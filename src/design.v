==> flow/design.v <==
module apb_master #(
    parameter ADDR_WIDTH = 8,       
    parameter DATA_WIDTH = 32       
)(
    input  wire                    PCLK,        
    input  wire                    PRESETn,     
    output reg  [ADDR_WIDTH-1:0]   PADDR,       
    output reg                     PSEL,        
    output reg                     PENABLE,     
    output reg                     PWRITE,      
    output reg  [DATA_WIDTH-1:0]   PWDATA,      
    output reg  [DATA_WIDTH/8-1:0] PSTRB,       
    input  wire [DATA_WIDTH-1:0]   PRDATA,      
    input  wire                    PREADY,      
    input  wire                    PSLVERR,     
    input  wire                    transfer,    
    input  wire                    write_read,  
    input  wire [ADDR_WIDTH-1:0]   addr_in,     
    input  wire [DATA_WIDTH-1:0]   wdata_in,    
    input  wire [DATA_WIDTH/8-1:0] strb_in,     
    output reg  [DATA_WIDTH-1:0]   rdata_out,   
    output reg                     transfer_done,  
    output reg                     error         
);
    localparam IDLE   = 2'b00;
    localparam SETUP  = 2'b01;
    localparam ACCESS = 2'b10;
    reg [1:0] state, next_state;
    reg [ADDR_WIDTH-1:0]   addr_reg;
    reg [DATA_WIDTH-1:0]   wdata_reg;
    reg [DATA_WIDTH/8-1:0] strb_reg;
    reg                    write_read_reg;
    always @(posedge PCLK or negedge PRESETn) begin
        if (!PRESETn)
            state <= IDLE;
        else
            state <= next_state;
    end
    always @(*) begin
        next_state = state;
        case (state)
            IDLE: begin
                if (transfer)
                    next_state = SETUP;
            end
            SETUP: begin
                next_state = ACCESS;
            end
            ACCESS: begin
                if (PREADY)
                    next_state = IDLE;
            end
            default: next_state = IDLE;
        endcase
    end
    always @(posedge PCLK or negedge PRESETn) begin
        if (!PRESETn) begin
            addr_reg       <= {ADDR_WIDTH{1'b0}};
            wdata_reg      <= {DATA_WIDTH{1'b0}};
            strb_reg       <= {(DATA_WIDTH/8){1'b0}};
            write_read_reg <= 1'b0;
        end
        else if (state == IDLE && transfer) begin
            addr_reg       <= addr_in;
            wdata_reg      <= wdata_in;
            strb_reg       <= strb_in;
            write_read_reg <= write_read;
        end
    end
    always @(posedge PCLK or negedge PRESETn) begin
        if (!PRESETn) begin
            PADDR   <= {ADDR_WIDTH{1'b0}};
            PSEL    <= 1'b0;
            PENABLE <= 1'b0;
            PWRITE  <= 1'b0;
            PWDATA  <= {DATA_WIDTH{1'b0}};
            PSTRB   <= {(DATA_WIDTH/8){1'b0}};
        end
        else begin
            case (state)
                IDLE: begin
                    PSEL    <= 1'b0;
                    PENABLE <= 1'b0;
                end
                SETUP: begin
                    PADDR   <= addr_reg;
                    PSEL    <= 1'b1;
                    PENABLE <= 1'b0;
                    PWRITE  <= write_read_reg;
                    if (write_read_reg) begin
                        PWDATA <= wdata_reg;
                        PSTRB  <= strb_reg;
                    end
                    else begin
                        PWDATA <= {DATA_WIDTH{1'b0}};
                        PSTRB  <= {(DATA_WIDTH/8){1'b0}};
                    end
                end
                ACCESS: begin
                    PENABLE <= 1'b1;
                end
                default: begin
                    PSEL    <= 1'b0;
                    PENABLE <= 1'b0;
                end
            endcase
        end
    end
    always @(posedge PCLK or negedge PRESETn) begin
        if (!PRESETn) begin
            rdata_out <= {DATA_WIDTH{1'b0}};
        end
        else if (state == ACCESS && PREADY && !write_read_reg) begin
            rdata_out <= PRDATA;
        end
    end
    always @(posedge PCLK or negedge PRESETn) begin
        if (!PRESETn) begin
            transfer_done <= 1'b0;
        end
        else begin
            if (state == ACCESS && PREADY)
                transfer_done <= 1'b1;
            else
                transfer_done <= 1'b0;
        end
    end
    always @(posedge PCLK or negedge PRESETn) begin
        if (!PRESETn) begin
            error <= 1'b0;
        end
        else begin
            if (state == ACCESS && PREADY && PSLVERR)
                error <= 1'b1;
            else if (state == IDLE)
                error <= 1'b0;
        end
    end
endmodule
---- Tool chain data of apb_master ----
Tool output for the design above, in the order of the flow.
Line numbers count from 1 in the design file above.
Cell names lack the library's common part.
A cell with -- has no value.
set-up
  top ..................................... apb_master
  clock input ............................. PCLK
  cell library ............................ sky130hd
  corner .................................. tt_025C_1v80

---- Word level ----
Yosys after proc, flatten, opt, wreduce and memory -nomap, before mapping. Memory bits, and registers merged into a memory's read port (data or address), are not among the register bits. Print and check cells are not counted. Equal cells are merged and count once.
word-level totals
  register bits after elaboration ......... 128
  input port bits ......................... 82
  output and inout bits ................... 81
  elaborated cells ........................ 36
operators by class
  eq/ne operators ......................... 4
  multiplexer cells ....................... 10
  reductions and logical operators ........ 8
operators with widths
  cell                                            count
  two-way mux 32 bit                              1
  case mux 2 bit (select 3 bit)                   1
  logical AND 1 bit                               4
  inequality test 2 bit (second input constant)   2
  two-way mux 4 bit                               1
  two-way mux 2 bit                               2
  two-way mux 1 bit                               4
  == test 2 x 1 -> 1 bit (second input constant)  1
  == test 2 bit (second input constant)           1
  zero test 2 bit                                 1
  AND reduction 2 bit                             1
  nonzero test 2 bit                              1
  case mux 1 bit (select 2 bit)                   1
  zero test 1 bit                                 1

---- Longest topological paths ----
Longest topological path by Yosys (ltp), each cell counted once; first at word level (registers and memories cut), then after technology mapping (sequential cells cut; the memories' decode and read muxes count).
logic depth
  depth in word-level cells ............... 4
  ABC_AREA ................................ 0
  depth in mapped cells ................... 4
  depth with buffers taken out ............ 2

---- Synthesis result ----
Source: synth_stat.txt of the flow (Yosys; design flattened, memories mapped). It holds for the ABC_AREA given above (unset counts as 0); a run with the other value may have another netlist.
The area totals of this step are shown rounded.
cells by type
  type      count  total area (um2)
  dfrtp_1   128    3.2E+03
  mux2_2    57     641.866
  mux2_4    30     450.432
  nand3_1   36     180.173
  o21ai_0   36     180.173
  inv_1     39     146.39
  buf_6     7      78.826
  buf_2     8      40.038
  dfstp_2   1      26.275
  nand3b_4  1      20.019
  clkbuf_1  5      18.768
  a22o_1    1      8.758
  a21o_1    1      7.507
  o21bai_1  1      7.507
  and2_1    1      6.256
  nand2_2   1      6.256
mapped netlist
  cells in the netlist .................... 353
  synthesis area .......................... 5,020 um2
  sequential area ......................... 3,230 um2
  flip-flop cells ......................... 129
  buffers ................................. 20

---- Worst setup path after synthesis ----
Path of least setup slack by OpenSTA after synthesis, without wires, with an ideal clock, recovery checks aside; 20% of the period is set as input and as output delay. Where synthesis merged equal registers, the netlist keeps one of their names.
timing after synthesis
  path type ............................... reg2reg
  start point ............................. register state
  end point ............................... register addr_reg[0]
  clock period ............................ 1.47 ns
  setup time .............................. 0.125 ns
  launch time at the first pin ............ 0.000 ns
  arrival ................................. 1.084 ns
  data required time ...................... 1.345 ns
  path slack .............................. 0.262 ns
  path delay .............................. 1.209 ns
  driving pins on the path ................ 4
  path buffers ............................ 1
  synthesis period reached ................ 1.208 ns
"path delay" is the arrival time less input delay plus setup time.
"driving pins on the path": output pins that drive a net of the path, with the launching flip-flop's if there is one; two outputs of one cell count as two.
"synthesis period reached" = period - worst setup slack (recovery checks aside). The figure is calculated, with input and output delays left at 20% of the set period.
Where an end lacks its bit number, it is one bit of the signal, or one of the new flip-flops if synthesis recoded a state register.
between the ends, after synthesis
  cells stage by stage .................... dfstp_2 nand2_2 buf_6 mux2_2
RTL lines, path after synthesis
  element          RTL line  RTL
  start, declared  28        reg [1:0] state, next_state;
  start, assigned  35        state <= IDLE;
  start, assigned  37        state <= next_state;
  end, assigned    58        addr_reg       <= {ADDR_WIDTH{1'b0}};
  end, assigned    64        addr_reg       <= addr_in;
  end, declared    29        reg [ADDR_WIDTH-1:0]   addr_reg;
Chain of elaborated cells between the ends: none given.

---- Timing after layout ----
Path of least setup slack in the final report of job 1 (OpenROAD, finished layout, wires in). Where an end is a register, its clock arrival counts in the times.
timing after layout
  path type ............................... reg2out
  start point ............................. register PWDATA[2]
  end point ............................... output port PWDATA[2]
  clock period ............................ 1.36 ns
  output delay ............................ 0.27 ns
  launch time at the first pin ............ 0.52 ns
  arrival ................................. 1.06 ns
  data required time ...................... 1.09 ns
  path slack .............................. 0.03 ns
  driving pins on the path ................ 2
  path buffers ............................ 1
At most two assigning lines are given for a register; there are more.
between the ends, after layout
  cells stage by stage .................... dfrtp_1 buf_2
  cells in the longest elaborated chain ... 0
  elaborated cells on any way between the ends .. 0
  RTL lines with such cells ............... 0
RTL lines, path after layout
  element          RTL line  RTL
  start, declared  11        output reg  [DATA_WIDTH-1:0]   PWDATA,
  start, assigned  76        PWDATA  <= {DATA_WIDTH{1'b0}};
  start, assigned  91        PWDATA <= wdata_reg;
  end, declared    11

FLOW RESULTS
============

Top module apb_master; platform sky130hd; tools Yosys and OpenROAD; 2 stored runs in no particular order. Input and output delays are each 20% of the period that was set; the output load is 0.01 pF.
By "clock period reached" is meant the clock period of the run minus its worst setup slack. This is arithmetic on one report: input and output delays are still those of the set period (20% each).
"critical setup path time" = time allowed to the worst setup path (clock period - input delay - output delay, where it has them) - its slack; a late launch clock adds to it, a late capture clock takes from it.
"overall power" rests on the timing tool's default activity at the inputs, not on a simulated workload.
The measured numbers are rounded.

======== job 1 ========
==> flow/run.sh <==
#!/bin/bash
# the make line also repeats the synthesis and layout settings of config.mk as NAME=value (left out here)
make -C /OpenROAD-flow-scripts/flow DESIGN_CONFIG=/design/flow/config.mk WORK_HOME=/design/flow/orfs CLKGATE_MAP_FILE= finish
==> flow/config.mk <==
export PLATFORM = sky130hd
export DESIGN_NAME = apb_master
export DESIGN_NICKNAME = apb_master
export VERILOG_FILES = /design/flow/design.v
export SDC_FILE = /design/flow/constraint.sdc
export NUM_CORES = 4
export LEC_CHECK = 0
export CAP_MARGIN = 20
export CORE_MARGIN = 2
export CORE_UTILIZATION = 46
export CTS_CLUSTER_SIZE = 46
export MAX_ROUTING_LAYER = met4
export MIN_ROUTING_LAYER = met1
export PLACE_DENSITY_LB_ADDON = 0.07
export SETUP_SLACK_MARGIN = 0.06
export SLEW_MARGIN = 35
export TNS_END_PERCENT = 10
==> flow/constraint.sdc <==
create_clock -name core_clock -period 1.36 [get_ports {PCLK}]
set_input_delay 0.2720 -clock core_clock [delete_from_list [all_inputs] [get_ports {PCLK}]]
set_output_delay 0.2720 -clock core_clock [all_outputs]
set_load 0.01 [all_outputs]

-------- measured, job 1 --------
  standard-cell area after layout ......... 7,240 um2
  final utilization ....................... 0.673
  setup slack of the critical path ........ 0.028 ns
  total negative setup slack .............. 0.000 ns
  full die area ........................... 11,800 um2
  area of the synthesized netlist ......... 5,020 um2
  overall power ........................... 0.0147 W
  clock period reached .................... 1.332 ns
  critical setup path time ................ 1.06 ns
  worst setup path type ................... reg2out

======== job 2 ========
==> flow/run.sh <==
#!/bin/bash
# the make line also repeats the synthesis and layout settings of config.mk as NAME=value (left out here)
make -C /OpenROAD-flow-scripts/flow DESIGN_CONFIG=/design/flow/config.mk WORK_HOME=/design/flow/orfs CLKGATE_MAP_FILE= finish
==> flow/config.mk <==
export PLATFORM = sky130hd
export DESIGN_NAME = apb_master
export DESIGN_NICKNAME = apb_master
export VERILOG_FILES = /design/flow/design.v
export SDC_FILE = /design/flow/constraint.sdc
export NUM_CORES = 4
export LEC_CHECK = 0
export CAP_MARGIN = 20
export CELL_PAD_IN_SITES_DETAIL_PLACEMENT = 0
export CORE_ASPECT_RATIO = 0.95
export CORE_MARGIN = 2
export CORE_UTILIZATION = 16
export CTS_CLUSTER_SIZE = 28
export MAX_ROUTING_LAYER = met5
export PLACE_DENSITY_LB_ADDON = 0.18
export SETUP_SLACK_MARGIN = 0.02
export SLEW_MARGIN = 20
==> flow/constraint.sdc <==
create_clock -name core_clock -period 1.63 [get_ports {PCLK}]
set_input_delay 0.3260 -clock core_clock [delete_from_list [all_inputs] [get_ports {PCLK}]]
set_output_delay 0.3260 -clock core_clock [all_outputs]
set_load 0.01 [all_outputs]

-------- measured, job 2 --------
  standard-cell area after layout ......... 7,720 um2
  final utilization ....................... 0.249
  setup slack of the critical path ........ 0.188 ns
  total negative setup slack .............. 0.000 ns
  full die area ........................... 32,800 um2
  area of the synthesized netlist ......... 5,020 um2
  overall power ........................... 0.0128 W
  clock period reached .................... 1.442 ns
  critical setup path time ................ 1.12 ns
  worst setup path type ................... reg2out
